==> flow/design.v <==
module pc (
    i_clk,
    i_reset,
    i_clock_run,
    o_pc
    );
    parameter W=32;
    input wire i_clk, i_reset, i_clock_run;
    output reg [W-1:0] o_pc = {W{1'b0}};
    always @(posedge i_clk) begin
        if (i_reset) begin
            o_pc <= {W{1'b0}};
        end else begin
            o_pc <= o_pc + 32'd4;
        end
    end
endmodule
# Reports on pc
# What the tools print for pc, step after step.
# Line numbers count from 1 in the design file above.
# Operators carry their Yosys type and port widths (W data, S select, Z words).
# Library cell names are shortened.
# Not given: n/a
# setup
top_module	pc
clock_port	i_clk
cell_library	sky130hd
pvt_corner	tt_025C_1v80

# After elaboration
# Yosys after proc, flatten, opt, wreduce and memory -nomap, before mapping. Enables and synchronous resets that opt folds into registers are not counted as muxes. Memory bits, and registers merged into a memory's read port (data or address), are not among the register bits. Print and check cells are not counted. Equal cells are merged and count once.
# word_totals
wordCells	2
out_inout_bits	32
input_bits	3
reg_bits	32
# op_classes
add_sub_neg	1
# ops
operator	count
$add A32 B3 Y32 const B	1

# Depth
# Yosys ltp: most cells in a row. Word level: on the elaborated netlist, between registers, memories and ports. Mapped: between sequential cells and ports; inverters and the memories' decode and read muxes count.
# logic_depth
ltp_word	1
ABC_AREA	0
ltp_mapped	6
mapped_depth_nobuf	5

# Netlist
# The flow's flattened synthesis, as Yosys stat reports it; memories are mapped. The netlist is that of the ABC_AREA named above (0 if unset); the other value can give another one.
# The area totals of this step are shown rounded.
# types
cell_type	count	type_area_um2
dfxtp_1	30	600.576
and4_1	9	78.826
xor2_1	9	78.826
a21oi_1	14	70.067
nand4_1	10	62.56
or3_1	9	56.304
nand3_1	11	55.053
nor2_1	14	52.55
buf_4	5	37.536
o31ai_1	5	37.536
or4_1	5	37.536
nand2_1	8	30.029
o21ai_0	6	30.029
xnor2_1	3	26.275
nand4_4	1	21.27
and2_1	3	18.768
and3_1	3	18.768
buf_2	3	15.014
# Not listed: further types 12, cells in them 21.
# synth_totals
seq_area_mm2	0.0006
buffers	11
area_mm2	0.0015
mapped_cells	169
ffs	30

# Path before layout
# OpenSTA on the mapped netlist: ideal clock, no wires. The path of least setup slack (recovery checks aside). Input and output delay are each 20% of the period. Register names are those of the netlist, which keeps one name where synthesis merged equal registers.
# synth_timing
path_kind	reg-to-reg
start	reg o_pc[2]
end	reg o_pc[26]
period_ns	1.69
t_first_pin_ns	0.000
arrival_ns	1.629
setup_slack_ns	-0.010
delay_ns	1.700
path_stages	7
period_less_setup_slack_ns	1.7
# "delay_ns" is the arrival time less input delay plus setup time.
# "path_stages": output pins that drive a net of the path, with the launching flip-flop's if there is one; two outputs of one cell count as two.
# "period_less_setup_slack_ns" is the clock period less the worst setup slack; recovery checks do not enter. This is arithmetic on one report: input and output delays are still those of the set period (20% each).
# The rows between start and end are the longest chain of elaborated cells between them; the timing report does not say that the signal goes this way. Where chains are equally long, one stands for them.
# A line is the first line of the expression or statement that the cell stems from. Yosys adds cells for indexed reads and writes and turns some case tables into memories.
# synth_between
path_cell_list	dfxtp_1 -> ha_1 -> and4_1 -> buf_2 -> nand4_1 -> or3_1 -> a21oi_1
elab_chain_len	1
cells_between	1
cone_lines	1
# synth_rtl
element	line_no	source
start, declared	9	output reg [W-1:0] o_pc = {W{1'b0}};
start, assigned	12	o_pc <= {W{1'b0}};
start, assigned	14	o_pc <= o_pc + 32'd4;
$add A32 B3 Y32	14
end, assigned	12
end, assigned	14
end, declared	9

# Worst path after layout
# Path of least setup slack in the final report of job 1 (OpenROAD, finished layout, wires in). Where an end is a register, its clock arrival counts in the times.
# layout_timing
path_kind	reg-to-reg
start	reg o_pc[2]
end	reg o_pc[20]
arrival_ns	1.78
path_stages	7
t_first_pin_ns	0.28
setup_slack_ns	-0.20
period_ns	1.36
# The rows between start and end are the longest chain of elaborated cells between them; the timing report does not say that the signal goes this way. Where chains are equally long, one stands for them.
# layout_between
path_cell_list	dfxtp_4 -> ha_4 -> and4_4 -> nand4_1 -> buf_4 -> or3_1 -> a21oi_1
elab_chain_len	1
cells_between	1
cone_lines	1
# layout_rtl
element	line_no	source
start, declared	9	output reg [W-1:0] o_pc = {W{1'b0}};
start, assigned	12	o_pc <= {W{1'b0}};
start, assigned	14	o_pc <= o_pc + 32'd4;
$add A32 B3 Y32	14
end, assigned	12
end, assigned	14
end, declared	9

# Measured results for pc: 2 stored runs of the Yosys and OpenROAD flow on sky130hd. The settings differ; the order carries no meaning. The constraints put input and output delay at 20% of the set period each and load the outputs with 0.01 pF.
# "worstPathTime_ns" = time allowed to the worst setup path (clock period - input delay - output delay, where it has them) - its slack; a late launch clock adds to it, a late capture clock takes from it.
# Measured values are rounded.
# Among the settings, -- means not set for that run.
name,job 1,job 2
period_ns,1.36,1.02
CORE_UTILIZATION,52,21
PLACE_DENSITY_LB_ADDON,0.23,--
CORE_ASPECT_RATIO,1.61,--
CORE_MARGIN,3,2
CELL_PAD_IN_SITES_GLOBAL_PLACEMENT,1,--
TNS_END_PERCENT,5,--
GPL_TIMING_DRIVEN,1,1
MIN_ROUTING_LAYER,met1,--
MAX_ROUTING_LAYER,met4,met5
CAP_MARGIN,20,20
SLEW_MARGIN,20,5
SETUP_SLACK_MARGIN,--,0.16
HOLD_SLACK_MARGIN,--,0.24
ABC_AREA,--,0
GPL_ROUTABILITY_DRIVEN,--,1
CTS_CLUSTER_SIZE,--,83
CTS_CLUSTER_DIAMETER,--,172
post_synth_area_mm2,0.0015,0.0015
die_footprint_mm2,0.0035,0.0076
stdcell_area_mm2,0.0022,0.0028
finish.utilization_frac,0.86,0.42
setup_ws_ns,-0.20,-0.49
hold_ws_ns,0.51,0.23
worstPathTime_ns,1.56,1.51
timing.worst_path_kind,reg-to-reg,reg-to-reg
